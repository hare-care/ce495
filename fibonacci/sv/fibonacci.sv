==> flow/design.v <==
module fibonacci(
  input logic clk, 
  input logic reset,
  input logic [15:0] din,
  input logic start,
  output logic [15:0] dout,
  output logic done );
  enum logic [1:0] {init, calc, base} state, next_state;
  logic [15:0] n_1;
  logic [15:0] n_2;
  logic [15:0] n_1c;
  logic [15:0] n_2c;
  logic [15:0] dout_c;
  logic [15:0] count;
  logic [15:0] count_c;
  logic done_c;
  always_ff @(posedge clk, posedge reset)
  begin
    if ( reset == 1'b1 ) begin
       state <= init;
       n_1 <= 16'b0;
       n_2 <= 16'b0;
       count <= 16'b0;
       dout <= 16'b0;
       done <= 1'b0;
    end else begin
       state <= next_state;
       n_1 <= n_1c;
       n_2 <= n_2c;
       count <= count_c;
       dout <= dout_c;
       done <= done_c;
    end
  end
  always_comb 
  begin
    next_state = state;
    n_1c = n_1;
    n_2c = n_2;
    dout_c = dout;
    done_c = done;
    count_c = count;
    case (state)
       init:
        begin
          n_1c = 16'b1;
          n_2c = 16'b0;
          dout_c = 16'b1;
          count_c = 16'b1;
          if (start == 1'b1) begin
            done_c = 1'b0;
            if (din == 1) next_state = base;
            else next_state = calc;
          end else begin
            next_state = init;
            done_c = 1'b0;
          end
        end
      base:
      begin
        done_c = 1'b1;
        dout_c = 1'b1;
        next_state = init;
      end
      calc:
      begin
        if (count == din -1) begin
          dout_c = n_1c + n_2c;
          done_c = 1'b1;
          next_state = init;
        end else begin
          n_1c = dout;
          n_2c = n_1;
          dout_c = n_1c + n_2c;
          done_c = 1'b0;
          count_c = count + 1;
          next_state = calc;
        end
      end
    endcase
  end
endmodule
== Reports on fibonacci ==
Tool output for the design above, in the order of the flow.
Lines are those of the file above, counted from 1.
Operators carry their Yosys type and port widths (W data, S select, Z words).
Cell names lack the library's common part.
Not given: --

* Design top: fibonacci
* Clock input: clk
* Standard-cell library: sky130hd
* Library corner: tt_025C_1v80

== Word level ==
Yosys after proc, flatten, opt, wreduce and memory -nomap, before mapping. Memory bits, and registers merged into a memory's read port (data or address), are not among the register bits. Print and check cells are not counted. Equal cells are merged and count once.

* Add/sub/neg operators: 4
* Equality and inequality tests: 5
* Muxes and demuxes: 14
* Reduce/logical cells: 6

{| class="wikitable"
|+ Operators by type and width
! cell !! number
|-
| $pmux W16 S2 || 4
|-
| $mux W16 || 4
|-
| $add A16 B16 Y16 || 2
|-
| $eq A16 B32 Y1 || 1
|-
| $sub A16 B1 Y17 const B || 1
|-
| $add A16 B1 Y16 const B || 1
|-
| $eq A16 B1 Y1 const B || 1
|-
| $pmux W2 S3 || 1
|-
| $reduce_bool A2 Y1 || 2
|-
| $mux W2 || 2
|-
| $reduce_bool A3 Y1 || 1
|-
| $pmux W1 S3 || 1
|-
| $eq A2 B1 Y1 const B || 1
|-
| $eq A2 B2 Y1 const B || 1
|-
| $ne A2 B2 Y1 const B || 1
|-
| $logic_not A2 Y1 || 1
|-
| $reduce_and A2 Y1 || 1
|-
| $reduce_or A2 Y1 || 1
|-
| $mux W1 || 2
|}

* Bits in registers: 67
* Output and inout bits: 17
* Cells after elaboration: 35

== Depth ==
Longest topological path by Yosys (ltp), each cell counted once; first at word level (registers and memories cut), then after technology mapping (sequential cells cut; the memories' decode and read muxes count).

* Depth in word-level cells: 4
* ABC_AREA: 0
* Gate-level depth with buffers: 22

== Synthesis result ==
Yosys stat after the flow's synthesis: flattened, memories mapped to cells. It holds for the ABC_AREA given above (unset counts as 0); a run with the other value may have another netlist.
The area totals of this step are shown rounded.

{| class="wikitable"
|+ Cells by type
! cell !! number !! area in all (um^2)
|-
| dfrtp_1 || 67 || 1.68E+03
|-
| a22o_1 || 39 || 341.578
|-
| ha_1 || 20 || 250.24
|-
| mux2_2 || 14 || 157.651
|-
| nand2_1 || 40 || 150.144
|-
| o21ai_0 || 28 || 140.134
|-
| xnor2_1 || 16 || 140.134
|-
| xor2_1 || 14 || 122.618
|-
| a21oi_1 || 13 || 65.062
|-
| nand3_1 || 13 || 65.062
|-
| nor3_1 || 13 || 65.062
|-
| inv_1 || 16 || 60.058
|-
| nand2b_1 || 9 || 56.304
|-
| nor2_1 || 15 || 56.304
|-
| a21o_1 || 6 || 45.043
|-
| or3_1 || 7 || 43.792
|-
| clkbuf_1 || 10 || 37.536
|-
| nor4_1 || 6 || 37.536
|}

Other cell types: 47; their cells: 91.

* Cells in the netlist: 437
* Chip area (Yosys): 4200 um^2
* Flip-flops: 68
* Buffers: 21

== Path before layout ==
Path of least setup slack by OpenSTA after synthesis, without wires, with an ideal clock, recovery checks aside; 20% of the period is set as input and as output delay. Where synthesis merged equal registers, the netlist keeps one of their names.

* Kind: input to register
* From: in din[2]
* To: reg dout[15]
* Period: 6730 ps
* Time at the first pin: 1346 ps
* Arrival: 5435 ps
* Path slack: 1173 ps
* Path delay: 4211 ps
* Stages: 19
* Buffers on the path: 4
* Period reached after synthesis: 5557 ps

"path delay" is the arrival time less input delay plus setup time.
"stages" counts driving pins, that of a launching flip-flop among them; a cell with two outputs on the path counts twice.
"period reached after synthesis" = period - worst setup slack (recovery checks aside). The figure is calculated, with input and output delays left at 20% of the set period.
The rows between start and end are the longest chain of elaborated cells between them; the timing report does not say that the signal goes this way. Where chains are equally long, one stands for them.
Each line given opens the expression or statement behind the cell; cells for indexed reads and writes are added by Yosys, which also makes memories of some case tables.

* Cells stage by stage: buf_2 or4_1 clkbuf_2 or4_1 a21oi_1 o221a_2 o2111a_1 buf_6 buf_2 mux2_2 ha_1 nand3_1 a211oi_1 a31o_2 nor4_1 o31ai_1 a31oi_1 a21o_1 a32o_1
* Cells in the longest elaborated chain: 4
* Elaborated cells between the ends (all ways): 4
* RTL lines with such cells: 2
* Those cells by class: add/sub: 1; eq/ne: 1; mux: 2

{| class="wikitable"
|+ Ends and longest elaborated chain, post-synthesis
! what !! RTL line !! text
|-
| from (decl) || 4 || <nowiki>input logic [15:0] din,</nowiki>
|-
| $sub A16 B1 Y17 || 67 || <nowiki>if (count == din -1) begin</nowiki>
|-
| $eq A16 B32 Y1 || 67 ||
|-
| $mux W16 || 67 ||
|-
| $pmux W16 S2 || 43 || <nowiki>case (state)</nowiki>
|-
| to (assign) || 24 || <nowiki>dout <= 16'b0;</nowiki>
|-
| to (assign) || 31 || <nowiki>dout <= dout_c;</nowiki>
|-
| to (decl) || 6 || <nowiki>output logic [15:0] dout,</nowiki>
|}

== Worst path after layout ==
Path of least setup slack in the final report of entry A (OpenROAD, finished layout, wires in). Where an end is a register, its clock arrival counts in the times.
The report prints the path's times to 10 ps; the period is as set.

* Kind: input to register
* From: in din[0]
* To: reg dout[15]
* Period: 9450 ps
* Time at the first pin: 1890 ps
* Arrival: 7120 ps
* Path slack: 2550 ps
* Stages: 20
* Buffers on the path: 3

The rows between start and end are the longest chain of elaborated cells between them; the timing report does not say that the signal goes this way. Where chains are equally long, one stands for them.

* Cells stage by stage: clkdlybuf4s50_1 inv_1 ha_1 nor3b_1 a21oi_1 a31o_2 nor4_1 o2111a_1 buf_6 buf_2 mux2_2 ha_1 nand2_1 nor3_1 a31o_2 nor4_1 o31ai_1 a31oi_1 nand3_1 a32o_1
* Cells in the longest elaborated chain: 4
* Elaborated cells between the ends (all ways): 4
* RTL lines with such cells: 2
* Those cells by class: add/sub: 1; eq/ne: 1; mux: 2

{| class="wikitable"
|+ Ends and longest elaborated chain, post-layout
! what !! RTL line !! text
|-
| from (decl) || 4 || <nowiki>input logic [15:0] din,</nowiki>
|-
| $sub A16 B1 Y17 || 67 || <nowiki>if (count == din -1) begin</nowiki>
|-
| $eq A16 B32 Y1 || 67 ||
|-
| $mux W16 || 67 ||
|-
| $pmux W16 S2 || 43 || <nowiki>case (state)</nowiki>
|-
| to (assign) || 24 || <nowiki>dout <= 16'b0;</nowiki>
|-
| to (assign) || 31 || <nowiki>dout <= dout_c;</nowiki>
|-
| to (decl) || 6 || <nowiki>output logic [15:0] dout,</nowiki>
|}

Wiki page: fibonacci / flow data

Top module fibonacci; platform sky130hd; tools Yosys and OpenROAD; 2 stored runs in no particular order. Input and output delays are each 20% of the period that was set; the output load is 0.01 pF.
"achieved clock period": clock period set for the run, less the worst setup slack. It is reckoned from that one timing run; input and output delays stay at 20% of the period that was set.
By "worst setup path time" is meant the share of the clock period that the worst setup path is allowed (20% is reserved at inputs, 20% at outputs), minus its slack. Clock arrival times at its registers enter into it.
By "power" is meant OpenSTA's value without simulated activity: inputs other than the clock are taken to toggle once in ten clock periods, and the tool carries that through the logic.
"worst setup path time" is known to 10 ps.
The measured numbers are rounded.

Entry A
==> flow/run.sh <==
#!/bin/bash
# the make line also repeats the synthesis and layout settings of config.mk as NAME=value (left out here)
make -C /OpenROAD-flow-scripts/flow DESIGN_CONFIG=/design/flow/config.mk WORK_HOME=/design/flow/orfs CLKGATE_MAP_FILE= finish
==> flow/config.mk <==
export PLATFORM = sky130hd
export DESIGN_NAME = fibonacci
export DESIGN_NICKNAME = fibonacci
export VERILOG_FILES = /design/flow/design.v
export SDC_FILE = /design/flow/constraint.sdc
export NUM_CORES = 4
export LEC_CHECK = 0
export ABC_AREA = 0
export CAP_MARGIN = 20
export CORE_MARGIN = 2
export CORE_UTILIZATION = 15
export GPL_TIMING_DRIVEN = 0
export MAX_ROUTING_LAYER = met5
export SETUP_SLACK_MARGIN = -0.83
export SLEW_MARGIN = 20
export TNS_END_PERCENT = 60
==> flow/constraint.sdc <==
create_clock -name core_clock -period 9.45 [get_ports {clk}]
set_input_delay 1.8900 -clock core_clock [delete_from_list [all_inputs] [get_ports {clk}]]
set_output_delay 1.8900 -clock core_clock [all_outputs]
set_load 0.01 [all_outputs]

==> results of entry A <==
chip area after synthesis (Yosys): 4200 um^2
die area: 30000 um^2
standard-cell area of the final layout: 5400 um^2
utilization: 0.19
worst setup slack after layout: 2600 ps
total negative slack: 0 ps
worst hold slack: 490 ps
power: 1.7 mW
achieved clock period: 6896 ps
worst setup path time: 5010 ps
worst setup path kind: input to register

Entry B
==> flow/run.sh <==
#!/bin/bash
# the make line also repeats the synthesis and layout settings of config.mk as NAME=value (left out here)
make -C /OpenROAD-flow-scripts/flow DESIGN_CONFIG=/design/flow/config.mk WORK_HOME=/design/flow/orfs CLKGATE_MAP_FILE= finish
==> flow/config.mk <==
export PLATFORM = sky130hd
export DESIGN_NAME = fibonacci
export DESIGN_NICKNAME = fibonacci
export VERILOG_FILES = /design/flow/design.v
export SDC_FILE = /design/flow/constraint.sdc
export NUM_CORES = 4
export LEC_CHECK = 0
export ABC_AREA = 0
export CAP_MARGIN = 30
export CELL_PAD_IN_SITES_DETAIL_PLACEMENT = 1
export CORE_MARGIN = 2
export CORE_UTILIZATION = 70
export MIN_ROUTING_LAYER = met1
export PLACE_DENSITY = 0.41
export SETUP_SLACK_MARGIN = -0.06
export SLEW_MARGIN = 40
==> flow/constraint.sdc <==
create_clock -name core_clock -period 3.85 [get_ports {clk}]
set_input_delay 0.7700 -clock core_clock [delete_from_list [all_inputs] [get_ports {clk}]]
set_output_delay 0.7700 -clock core_clock [all_outputs]
set_load 0.01 [all_outputs]

==> results of entry B <==
did not finish, placement stopped with DPL-0033
