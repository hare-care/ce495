==> flow/design.v <==
module motion_detect #(  
    parameter DATA_WIDTH = 32
) (
    input  logic clock,
    input  logic reset,
    input  logic [DATA_WIDTH-1:0] mask_dout,
    input  logic mask_empty,
    output logic mask_rd_en,
    input  logic [DATA_WIDTH-1:0] base_dout,
    input  logic base_empty,
    output logic base_rd_en,
    output logic [DATA_WIDTH-1:0] z_din,
    input  logic z_full,
    output logic z_wr_en
);
typedef enum logic [0:0] {s0, s1} state_t;
state_t state, state_c;
logic [DATA_WIDTH-1:0] sum, sum_c;
always_ff @(posedge clock or posedge reset) begin
    if (reset) begin
        state <= s0;
        sum <= '0;
    end else begin
        state <= state_c;
        sum <= sum_c;
    end
end
always_comb begin
    z_din = 'b0;
    z_wr_en = 1'b0;
    mask_rd_en = 1'b0;
    base_rd_en = 1'b0;
    sum_c = sum;
    state_c = state;
    case (state)
        s0: begin
            if (mask_empty == 1'b0 && base_empty == 1'b0) begin
                sum_c = (mask_dout)? 24'h0000ff:base_dout;
                mask_rd_en = 1'b1;
                base_rd_en = 1'b1;
                state_c = s1;
            end
        end
        s1: begin
            if (z_full == 1'b0) begin
                z_din = sum;
                z_wr_en = 1'b1;
                state_c = s0;
            end
        end
        default: begin
            state_c = s0;
            sum_c = 'x;
        end
    endcase
end
endmodule
## Step by step through the tools: motion_detect

Tool output for the design above, in the order of the flow.
Line numbers count from 1 in the design file above.
Operators carry their Yosys type and port widths (W data, S select, Z words).
Not given: n/a

- Design top: motion_detect
- Clock: clock
- Cell library: sky130hd
- Library corner: tt_025C_1v80

## Word level

Counts by Yosys on the flattened word-level netlist (proc, flatten, opt, wreduce; memories kept). Register bits leave out memories and registers merged into their read ports (data or address). Print and check cells are left out. Cells with the same type and inputs are merged into one.

- Cells after elaboration: 20
- Bits in writable memories: 0
- Clocked read ports x word width: 0
- Memories kept: 0
- Bits in latches: 0
- Input bits: 69
- Output and inout port bits: 35
- Flip-flop bits (word level): 33
- Bits in read-only memories: 0

- Muxes and demuxes: 11
- $add $sub $neg: 0
- Divide/modulo/power cells: 0
- Shift operators: 0
- Bitwise logic cells: 3
- Multipliers: 0
- $lt $le $gt $ge: 0
- Reductions and logical operators: 3
- Equality and inequality tests: 1

Operator list:

| operator | number |
|---|---|
| $mux W32 | 4 |
| $pmux W32 S2 | 1 |
| $reduce_bool A32 Y1 | 1 |
| $pmux W1 S2 | 3 |
| $not A1 Y1 | 3 |
| $mux W1 | 3 |
| $ne A2 B2 Y1 const B | 1 |
| $reduce_and A2 Y1 | 1 |
| $logic_and A1 B1 Y1 | 1 |

## Longest topological paths

Yosys ltp: most cells in a row. Word level: on the elaborated netlist, between registers, memories and ports. Mapped: between sequential cells and ports; inverters and the memories' decode and read muxes count.

- Word-level depth: 4
- ABC_AREA: 0
- Gate-level depth with buffers: 7

## Mapped cells and area

Yosys stat after the flow's synthesis: flattened, memories mapped to cells. It holds for the ABC_AREA given above (unset counts as 0); a run with the other value may have another netlist.

- Cell area after synthesis: 1829.3 sq um
- Mapped flip-flops: 33
- Cell count: 186

Cells by type:

| type | number | area in all (sq um) |
|---|---|---|
| sky130_fd_sc_hd__dfrtp_1 | 33 | 825.792 |
| sky130_fd_sc_hd__o31ai_2 | 21 | 262.752 |
| sky130_fd_sc_hd__and2_1 | 32 | 200.192 |
| sky130_fd_sc_hd__nand2_1 | 50 | 187.68 |
| sky130_fd_sc_hd__o32a_1 | 8 | 80.077 |
| sky130_fd_sc_hd__nand2b_1 | 8 | 50.048 |
| sky130_fd_sc_hd__nor4_1 | 8 | 50.048 |
| sky130_fd_sc_hd__buf_6 | 4 | 45.043 |
| sky130_fd_sc_hd__clkbuf_1 | 7 | 26.275 |
| sky130_fd_sc_hd__o31ai_1 | 3 | 22.522 |
| sky130_fd_sc_hd__buf_2 | 3 | 15.014 |
| sky130_fd_sc_hd__buf_8 | 1 | 15.014 |
| sky130_fd_sc_hd__nand4_1 | 2 | 12.512 |
| sky130_fd_sc_hd__clkinv_4 | 1 | 8.758 |
| sky130_fd_sc_hd__buf_4 | 1 | 7.507 |
| sky130_fd_sc_hd__nor2b_1 | 1 | 6.256 |
| sky130_fd_sc_hd__or3_1 | 1 | 6.256 |
| sky130_fd_sc_hd__buf_1 | 1 | 3.754 |
| sky130_fd_sc_hd__inv_1 | 1 | 3.754 |

## Timing after synthesis

OpenSTA on the mapped netlist: ideal clock, no wires. The path of least setup slack (recovery checks aside). Input and output delay are each 20% of the period. Register names are those of the netlist, which keeps one name where synthesis merged equal registers.

- Path type: input-to-output
- Start: in base_empty
- End: out mask_rd_en
- Arrival time: 1618 ps
- Path delay: 904 ps
- Slack: 1238 ps
- Data required time: 2856 ps
- Input delay: 714 ps
- Clock period: 3570 ps
- Stages: 6
- Synthesis period reached: 2332 ps

"path delay" is the arrival time less input delay plus setup time.
A path that ends at an output port has no setup time.
"stages" counts driving pins, that of a launching flip-flop among them; a cell with two outputs on the path counts twice.
"synthesis period reached" = period - worst setup slack (recovery checks aside). The figure is calculated, with input and output delays left at 20% of the set period.
Between the ends stands the longest chain of elaborated cells between them, by number of cells; it is not shown to be the way that was timed. Of several equally long chains one is given.
A line is the first line of the expression or statement that the cell stems from. Yosys adds cells for indexed reads and writes and turns some case tables into memories.

- Cells stage by stage: sky130_fd_sc_hd__or3_1 -> sky130_fd_sc_hd__buf_6 -> sky130_fd_sc_hd__clkinv_4 -> sky130_fd_sc_hd__buf_8 -> sky130_fd_sc_hd__buf_6 -> sky130_fd_sc_hd__buf_4
- Cells in the longest elaborated chain: 4
- Elaborated cells between the ends (all ways): 4
- RTL lines with such cells: 2
- Classes of those cells: mux: 2; logic: 1; reduce/logical: 1

RTL lines, path after synthesis:

| what | RTL line | text |
|---|---|---|
| start, declared | 10 | `input  logic base_empty,` |
| $not A1 Y1 | 37 | `if (mask_empty == 1'b0 && base_empty == 1'b0) begin` |
| $logic_and A1 B1 Y1 | 37 |  |
| $mux W1 | 37 |  |
| $pmux W1 S2 | 35 | `case (state)` |
| end, declared | 8 | `output logic mask_rd_en,` |

Record of 2 stored runs of the RTL-to-layout flow on motion_detect, platform sky130hd. The runs are unordered. Constraints: input delay and output delay 20% of the set period each, output load 0.01 pF.
Among the settings, n/a means not set for that run.

| setting or result | entry A | entry B |
|---|---|---|
| period_ns | 2.84 | 1.46 |
| CORE_UTILIZATION | 67 | 70 |
| PLACE_DENSITY_LB_ADDON | 0.19 | n/a |
| HOLD_SLACK_MARGIN | 0.22 | n/a |
| CORE_ASPECT_RATIO | 0.64 | n/a |
| CELL_PAD_IN_SITES_GLOBAL_PLACEMENT | 3 | 2 |
| CELL_PAD_IN_SITES_DETAIL_PLACEMENT | 1 | 2 |
| TNS_END_PERCENT | 100 | n/a |
| GPL_TIMING_DRIVEN | 1 | n/a |
| GPL_ROUTABILITY_DRIVEN | 0 | n/a |
| CTS_CLUSTER_SIZE | 92 | 44 |
| CTS_CLUSTER_DIAMETER | 68 | n/a |
| CAP_MARGIN | 20 | 0 |
| CORE_MARGIN | 2 | 2 |
| SLEW_MARGIN | 20 | 35 |
| SETUP_SLACK_MARGIN | n/a | 0.43 |
| PLACE_DENSITY | n/a | 0.44 |

Entry A: stopped before the end: placement reported FLW-0024
Entry B: stopped before the end: placement reported GPL-0301
